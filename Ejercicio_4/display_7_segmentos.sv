==> flow/design.v <==
`timescale 1ns / 1ps
module display_7_segmentos(
   input logic [15:0] sw_pi,dat_reg,
   input logic clk1k,
    output logic [6:0] LED_o,
    output logic [3:0]an_o
    );
    logic [3:0] salida_mux_o; 
    logic [2:0] co;
    always_ff @(posedge clk1k) begin
        if(sw_pi[0])
        co <= 0;
        else 
        co <= co+1;
        case (co)
            3'b000:begin
             salida_mux_o = dat_reg[3:0];
             an_o=4'b1110;
             end
            3'b001: begin
            salida_mux_o = dat_reg[7:4];
            an_o=4'b1101;
             end
            3'b010: begin 
            salida_mux_o = dat_reg[11:8];
            an_o=4'b1011;
             end
            3'b011: begin
             salida_mux_o = dat_reg[15:12];
             an_o=4'b0111;
             end
             3'b100: co <= 0;
        endcase
        case (salida_mux_o)
            4'b0000: LED_o = 7'b1000000;  
            4'b0001: LED_o = 7'b1111001;  
            4'b0010: LED_o = 7'b0100100;  
            4'b0011: LED_o = 7'b0110000;  
            4'b0100: LED_o = 7'b0011001;  
            4'b0101: LED_o = 7'b0010010;  
            4'b0110: LED_o = 7'b0000010;  
            4'b0111: LED_o = 7'b1111000;  
            4'b1000: LED_o = 7'b0000000;  
            4'b1001: LED_o = 7'b0010000;  
            4'b1010: LED_o = 7'b0001000;  
            4'b1011: LED_o = 7'b0000011;  
            4'b1100: LED_o = 7'b0100111;  
            4'b1101: LED_o = 7'b0100001;  
            4'b1110: LED_o = 7'b0000110;  
            4'b1111: LED_o = 7'b0001110;  
            default: LED_o = 7'b1111111;  
        endcase
    end
endmodule
# Step by step through the tools: display_7_segmentos
# The steps from the RTL of display_7_segmentos to its reports follow in flow order.
# Line numbers count from 1 in the design file above.
# Operators: Yosys type, input widths -> output width; for muxes data width and select width s.
# Cell names lack the library's common part.
inputs:
  top: "display_7_segmentos"
  clock_port: "clk1k"
  cell_library: "sky130hd"
  lib_corner: "tt_025C_1v80"

# Word level
# Source: Yosys, flattened and elaborated, memories not mapped. Widths are those after wreduce. Print and check cells do not count. Equal cells are merged and count once.
# Yosys's memory passes give these memory sizes; they may raise the number of words (mostly to a power of two), join words into wider ones and drop unused or constant bits.
op_classes:
  n_mux: 2
  reduce_logical: 3
  n_addsub: 1
  equal: 4
ops:
  columns: ["cell", "count"]
  rows:
  - ["$pmux 4 s4", 2]
  - ["$eq 3x2->1 const B", 2]
  - ["$reduce_bool 4->1", 1]
  - ["$add 3x1->3 const B", 1]
  - ["$eq 3x1->1 const B", 1]
  - ["$eq 3x3->1 const B", 1]
  - ["$logic_not 3->1", 1]
  - ["$reduce_or 2->1", 1]
bits:
  output_inout_bits: 11
  mem_count: 1
  rom_bits: 112
  elab_cells: 14
  clocked_rd_ports_x_width: 7
  ff_bits: 11
memory_table:
  columns: ["memory", "words", "width", "read_ports", "write_ports", "line", "text"]
  rows:
  - ["(no name shown)", 16, 7, 1, 0, 34, "case (salida_mux_o)"]

# Longest topological paths
# Yosys ltp: most cells in a row. Word level: on the elaborated netlist, between registers, memories and ports. Mapped: between sequential cells and ports; inverters and the memories' decode and read muxes count.
depth:
  ltp_word: 2
  ABC_AREA: 0
  ltp_mapped: 11
  mapped_depth_nobuf: 9

# Netlist
# Source: synth_stat.txt of the flow (Yosys; design flattened, memories mapped). It holds for the ABC_AREA given above (unset counts as 0); a run with the other value may have another netlist.
# Totals and module areas in this step are rounded.
by_type:
  columns: ["type", "count", "type_area_um2"]
  rows:
  - ["dfxtp_1", 14, 280.269]
  - ["ha_1", 11, 137.632]
  - ["edfxtp_1", 4, 120.115]
  - ["mux2i_1", 7, 70.067]
  - ["mux2i_2", 3, 41.29]
  - ["buf_6", 3, 33.782]
  - ["inv_1", 7, 26.275]
  - ["nor2_1", 7, 26.275]
  - ["a22oi_1", 3, 22.522]
  - ["mux2i_4", 1, 22.522]
  - ["nand3b_1", 3, 22.522]
  - ["o211ai_1", 3, 22.522]
  - ["o21bai_4", 1, 18.768]
  - ["nor3_4", 1, 16.266]
  - ["nand2_1", 4, 15.014]
  - ["nand3_1", 3, 15.014]
  - ["a211oi_2", 1, 12.512]
  - ["o31ai_2", 1, 12.512]
# Other cell types: 15; their cells: 17.
mapped:
  area_um2: 1000
  ffs: 18
  cell_count: 94

# Path before layout
# Source: OpenSTA report_checks on the synthesized netlist (no wires, ideal clock, input and output delay 20% of the period each), path of least setup slack; recovery checks are left aside. Register names are those of the netlist, which keeps one name where synthesis merged equal registers.
synth_path:
  kind: "register -> register"
  start: "register co[2]"
  end: "register LED_o[1]"
  path_delay_ns: 2.417
  clock_period_ns: 2.87
  path_stages: 11
  t_arrival_ns: 2.296
  setup_slack_ns: 0.453
  synth_period_reached_ns: 2.417
# "path_delay_ns" is the arrival time less input delay plus setup time.
# "path_stages": output pins that drive a net of the path, with the launching flip-flop's if there is one; two outputs of one cell count as two.
# "synth_period_reached_ns" = period - worst setup slack (recovery checks aside). The figure is calculated, with input and output delays left at 20% of the set period.
# The rows between start and end are the longest chain of elaborated cells between them; the timing report does not say that the signal goes this way. Where chains are equally long, one stands for them.
# A line is the first line of the expression or statement that the cell stems from. Yosys adds cells for indexed reads and writes and turns some case tables into memories.
# A register here has more assigning lines than the two given.
synth_via:
  path_cell_list: "dfxtp_1 buf_2 inv_1 ha_1 clkbuf_1 o21bai_4 mux2i_2 inv_1 ha_1 nor2_1 mux2_2"
  elab_chain_cells: 2
synth_lines:
  columns: ["item", "line", "text"]
  rows:
  - ["from (decl)", 9, "logic [2:0] co;"]
  - ["from (assign)", 12, "co <= 0;"]
  - ["from (assign)", 14, "co <= co+1;"]
  - ["$eq 3x2->1", 15, "case (co)"]
  - ["$pmux 4 s4", 15, null]
  - ["to (assign)", 35, "4'b0000: LED_o = 7'b1000000;"]
  - ["to (assign)", 36, "4'b0001: LED_o = 7'b1111001;"]
  - ["to (decl)", 5, "output logic [6:0] LED_o,"]

# Worst path after layout
# From the final timing report of record 1: the path of least setup slack in the routed layout; clock arrival at registers is part of the times.
layout_path:
  kind: "register -> register"
  start: "register co[0]"
  end: "register LED_o[5]"
  clock_period_ns: 1.57
  setup_slack_ns: -0.50
  t_arrival_ns: 2.30
  path_stages: 12
# The rows between start and end are the longest chain of elaborated cells between them; the timing report does not say that the signal goes this way. Where chains are equally long, one stands for them.
# A register here has more assigning lines than the two given.
layout_via:
  path_cell_list: "dfxtp_4 inv_4 ha_4 buf_6 nor3_4 o21bai_4 buf_6 mux2i_4 buf_6 ha_1 and2_4 o31ai_4"
  elab_chain_cells: 2
layout_lines:
  columns: ["item", "line", "text"]
  rows:
  - ["from (decl)", 9, "logic [2:0] co;"]
  - ["from (assign)", 12, "co <= 0;"]
  - ["from (assign)", 14, "co <= co+1;"]
  - ["$eq 3x2->1", 15, "case (co)"]
  - ["$pmux 4 s4", 15, null]
  - ["to (assign)", 35, "4'b0000: LED_o = 7'b1000000;"]
  - ["to (assign)", 36, "4'b0001: LED_o = 7'b1111001;"]
  - ["to (decl)", 5, "output logic [6:0] LED_o,"]

# Measured data: module display_7_segmentos, platform sky130hd, 2 stored runs of the flow under differing settings, order arbitrary. Input and output delays are each 20% of the period that was set; the output load is 0.01 pF.
# "period_less_ws_ns" means the clock period less the worst setup slack. The figure is calculated, with input and output delays left at 20% of the set period.
# Values from the reports are rounded here.
runs:
  - name: "record 1"
    settings:
      period_ns: 1.57
      CORE_UTILIZATION: 33
      SETUP_SLACK_MARGIN: 0.26
      PLACE_DENSITY_LB_ADDON: 0.06
      CORE_MARGIN: 6
      CELL_PAD_IN_SITES_GLOBAL_PLACEMENT: 3
      GPL_TIMING_DRIVEN: 0
      MIN_ROUTING_LAYER: "met1"
      CAP_MARGIN: 20
      SLEW_MARGIN: 20
    results:
      synth_area_um2: 1000
      die_footprint_um2: 4600
      finish.utilization_frac: 0.63
      worst_setup_slack_ns: -0.50
      timing.hold.ws_ns: 0.48
      period_less_ws_ns: 2.072
  - name: "record 2"
    settings:
      period_ns: 2.16
      CORE_UTILIZATION: 54
      SETUP_SLACK_MARGIN: -0.03
      CELL_PAD_IN_SITES_GLOBAL_PLACEMENT: 1
      TNS_END_PERCENT: 30
      GPL_TIMING_DRIVEN: 1
      GPL_ROUTABILITY_DRIVEN: 1
      CTS_CLUSTER_SIZE: 22
      CAP_MARGIN: 30
      MIN_ROUTING_LAYER: "met2"
      CORE_MARGIN: 2
      SLEW_MARGIN: 20
    results:
      synth_area_um2: 1000
      die_footprint_um2: 2300
      finish.utilization_frac: 0.86
      worst_setup_slack_ns: 0.045
      timing.hold.ws_ns: 0.48
      period_less_ws_ns: 2.115
